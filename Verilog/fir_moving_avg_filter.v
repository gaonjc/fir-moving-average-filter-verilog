==> flow/design.v <==
`timescale 1ns / 1ps
module D_FlipFlop #(parameter N=16) (
    input clk, reset_n, 
    input [N-1:0] sig_in,
    output reg [N-1:0] delay_out
    );
    always @(posedge clk, negedge reset_n)
    begin
        if(~reset_n)
            delay_out <= 'b0;
        else
            delay_out <= sig_in;
    end
endmodule
`timescale 1ns / 1ps
module fir_moving_avg_filter #(parameter N=16) (
    input clk, reset_n, 
    input [N-1:0] noisy,
    output reg [N-1:0] noisy_scaled,
    output reg [N-1:0] filtered_scaled
    );
    localparam scaling_factor = 6'd32;
    localparam scaling_input = 8'd128;
    wire [N-1:0] x1, x2, x3; 
    D_FlipFlop #(.N(16)) DFF1 (
        .clk(clk),
        .reset_n(reset_n),
        .sig_in(noisy),
        .delay_out(x1)
    );
        D_FlipFlop #(.N(16)) DFF2 (
        .clk(clk),
        .reset_n(reset_n),
        .sig_in(x1),
        .delay_out(x2)
    );
        D_FlipFlop #(.N(16)) DFF3 (
        .clk(clk),
        .reset_n(reset_n),
        .sig_in(x2),
        .delay_out(x3)
    );
    wire [N-1:0] mult0, mult1, mult2, mult3;
    assign mult0 = noisy * scaling_factor; 
    assign mult1 = x1 * scaling_factor;  
    assign mult2 = x2 * scaling_factor;  
    assign mult3 = x3 * scaling_factor; 
    wire [N-1:0] sum; 
    assign sum = (mult0+mult1+mult2+mult3);
    always @(posedge clk)
    begin
        noisy_scaled <= (noisy * scaling_input);
        filtered_scaled <= sum;
    end 
endmodule
## Reports on fir_moving_avg_filter

Tool output for the design above, in the order of the flow.
Line numbers count from 1 in the design file above.
Operators carry their Yosys type and port widths (W data, S select, Z words).
Cell names lack the library's common part.
A cell with -- has no value.

| set-up | value |
|---|---|
| design top | fir_moving_avg_filter |
| clock port | clk |
| standard-cell library | sky130hd |
| corner | tt_025C_1v80 |

## Elaborated design

Counts by Yosys on the flattened word-level netlist (proc, flatten, opt, wreduce; memories kept). Register bits leave out memories and registers merged into their read ports (data or address); mux counts leave out enables and synchronous resets folded into registers. Print and check cells are left out. Cells with the same type and inputs are merged into one.

| bit counts | value |
|---|---|
| register bits | 58 |
| bits in latches | 0 |
| bits in writable memories | 0 |
| ROM bits | 0 |
| word width x clocked read ports | 0 |
| memory cells | 0 |
| bits of input ports | 18 |
| word-level cells | 8 |

| operators by class | value |
|---|---|
| add/subtract/negate cells | 3 |
| multiply operators | 0 |
| div/mod/pow operators | 0 |
| $lt $le $gt $ge | 0 |
| equal/unequal tests | 0 |
| shifts and indexed selects | 0 |
| muxes and demuxes | 0 |
| bitwise logic cells | 0 |
| reductions and logical operators | 0 |

Operator list:

| kind | number |
|---|---|
| $add A16 B16 Y16 | 3 |

## Logic depth

Depth = most cells in a row (Yosys ltp): at word level without a register or memory, in the mapped netlist without a sequential cell, where the memories' decode and read muxes count.

| depth | value |
|---|---|
| depth after elaboration | 3 |
| ABC_AREA | 0 |
| mapped depth | 12 |
| mapped depth without buffers | 12 |

## Netlist

The flow's flattened synthesis, as Yosys stat reports it; memories are mapped. The netlist is that of the ABC_AREA named above (0 if unset); the other value can give another one.
The area totals of this step are shown rounded.

| synthesis totals | value |
|---|---|
| standard cells after synthesis | 197 |
| cell area after synthesis | 2361 µm² |
| sequential area | 1226 µm² |
| flip-flop cells | 53 |

Cell types:

| type | number |
|---|---|
| dfrtp_1 | 33 |
| dfxtp_1 | 20 |
| fa_1 | 20 |
| inv_1 | 58 |
| ha_1 | 10 |
| buf_4 | 12 |
| xnor2_1 | 10 |
| a21oi_1 | 5 |
| o21ai_0 | 4 |
| a21oi_2 | 2 |
| xor2_1 | 2 |
| nand3_1 | 3 |
| nor2_1 | 4 |
| nor3b_1 | 2 |
| o2111ai_2 | 1 |
| nor2b_1 | 2 |
| o2111a_1 | 1 |
| mux2i_1 | 1 |

Not listed: further types 6, cells in them 7.
By module: a second synthesis without flattening, with its own total; a netlist apart from the flattened one above.

| unflattened totals | value |
|---|---|
| cell total of the unflattened synthesis | 212 |
| area total of the unflattened synthesis | 2736 µm² |

Each row is one instance without its submodules.

By module:

| module | instances | cells | area (µm²) | sequential area (µm²) |
|---|---|---|---|---|
| fir_moving_avg_filter | 1 | 164 | 1535 | 400.4 |
| D_FlipFlop #(N=16) | 3 | 16 | 400.4 | 400.4 |

## Path before layout

Path of least setup slack by OpenSTA after synthesis, without wires, with an ideal clock, recovery checks aside; 20% of the period is set as input and as output delay. Where synthesis merged equal registers, the netlist keeps one of their names.

| timing path post-synthesis | value |
|---|---|
| kind | input to register |
| start | input port noisy[1] |
| end | register filtered_scaled[14] |
| period | 5.9 ns |
| input delay | 1.180 ns |
| library setup time | 0.124 ns |
| launch time at the first pin | 1.180 ns |
| data arrival time | 3.478 ns |
| data required time | 5.776 ns |
| slack | 2.299 ns |
| delay of the path | 2.422 ns |
| stages on the path | 12 |
| path buffers | 0 |
| synthesis period reached | 3.601 ns |

"delay of the path" is the arrival time less input delay plus setup time.
"stages on the path": output pins that drive a net of the path, with the launching flip-flop's if there is one; two outputs of one cell count as two.
"synthesis period reached" = period - worst setup slack (recovery checks aside). The figure is calculated, with input and output delays left at 20% of the set period.
The rows between start and end are the longest chain of elaborated cells between them; the timing report does not say that the signal goes this way. Where chains are equally long, one stands for them.
A line is the first line of the expression or statement that the cell stems from. Yosys adds cells for indexed reads and writes and turns some case tables into memories.

| on the way, post-synthesis | value |
|---|---|
| cells stage by stage | inv_1 > fa_1 > fa_1 > inv_1 > ha_1 > inv_1 > fa_1 > nor2b_1 > o21ai_0 > a21oi_1 > mux2i_1 > nand3_1 |
| length of the longest elaborated chain | 3 |
| elaborated cells on any way between the ends | 3 |

RTL lines, path post-synthesis:

| element | line | text |
|---|---|---|
| start, declared | 18 | `input [N-1:0] noisy,` |
| $add A16 B16 Y16 x3 | 49 | `assign sum = (mult0+mult1+mult2+mult3);` |
| end, assigned | 53 | `filtered_scaled <= sum;` |
| end, declared | 20 | `output reg [N-1:0] filtered_scaled` |

## Timing after layout

From the final timing report of flow run A: the path of least setup slack in the routed layout; clock arrival at registers is part of the times.

| timing path after layout | value |
|---|---|
| kind | register to register |
| start | register DFF2.delay_out[1] |
| end | register filtered_scaled[8] |
| period | 1.87 ns |
| library setup time | 0.11 ns |
| launch time at the first pin | 0.30 ns |
| data arrival time | 2.99 ns |
| data required time | 2.06 ns |
| slack | -0.93 ns |
| stages on the path | 14 |
| path buffers | 5 |

The rows between start and end are the longest chain of elaborated cells between them; the timing report does not say that the signal goes this way. Where chains are equally long, one stands for them.

| on the way, after layout | value |
|---|---|
| cells stage by stage | dfrtp_1 > inv_2 > fa_1 > fa_1 > inv_2 > ha_4 > inv_2 > fa_2 > buf_4 > buf_4 > buf_6 > buf_6 > buf_6 > xnor2_4 |
| length of the longest elaborated chain | 2 |
| elaborated cells on any way between the ends | 2 |

RTL lines, path after layout:

| element | line | text |
|---|---|---|
| start, declared | 5 | `output reg [N-1:0] delay_out` |
| start, assigned | 10 | `delay_out <= 'b0;` |
| start, assigned | 12 | `delay_out <= sig_in;` |
| $add A16 B16 Y16 x2 | 49 | `assign sum = (mult0+mult1+mult2+mult3);` |
| end, assigned | 53 | `filtered_scaled <= sum;` |
| end, declared | 20 | `output reg [N-1:0] filtered_scaled` |

Hand-over note for fir_moving_avg_filter

Measured data: module fir_moving_avg_filter, platform sky130hd, 2 stored runs of the flow under differing settings, order arbitrary. Input and output delays are each 20% of the period that was set; the output load is 0.01 pF.
By "achieved period" is meant the clock period of the run minus its worst setup slack. This is arithmetic on one report: input and output delays are still those of the set period (20% each).
"worst setup path time": the worst setup path's part of the clock period (all of it between registers, 20% less for each end at a port) less its slack. A launch clock that arrives late makes it longer, a capture clock that arrives late makes it shorter.
"power consumption": no workload was simulated; the value follows from the tool's default switching activity.
The measured numbers are rounded.

#### Flow run A

| setting | value |
|---|---|
| period_ns | `1.87` |
| CORE_UTILIZATION | `15` |
| SETUP_SLACK_MARGIN | `0.42` |
| PLACE_DENSITY_LB_ADDON | `0.03` |
| CELL_PAD_IN_SITES_GLOBAL_PLACEMENT | `0` |
| GPL_ROUTABILITY_DRIVEN | `1` |
| MIN_ROUTING_LAYER | `met2` |
| CAP_MARGIN | `20` |
| CORE_MARGIN | `2` |
| SLEW_MARGIN | `20` |

| result | value |
|---|---|
| area of the synthesized netlist | 2361 µm² |
| overall die area | 16760 µm² |
| standard-cell area after layout | 3470 µm² |
| final design utilization | 0.227 |
| worst setup slack after layout | -0.927 ns |
| sum of negative setup slack | -6.566 ns |
| power consumption | 4.007 mW |
| achieved period | 2.797 ns |
| worst setup path time | 2.80 ns |
| critical path kind | register to register |

#### Flow run B

| setting | value |
|---|---|
| period_ns | `3.29` |
| SETUP_SLACK_MARGIN | `-0.17` |
| CAP_MARGIN | `20` |
| CORE_MARGIN | `2` |
| CORE_UTILIZATION | `40` |
| SLEW_MARGIN | `20` |

| result | value |
|---|---|
| area of the synthesized netlist | 2361 µm² |
| overall die area | 6533 µm² |
| standard-cell area after layout | 2968 µm² |
| final design utilization | 0.529 |
| worst setup slack after layout | 0.002 ns |
| sum of negative setup slack | 0.000 ns |
| power consumption | 1.972 mW |
| achieved period | 3.288 ns |
| worst setup path time | 2.63 ns |
| critical path kind | input to register |

End of note.
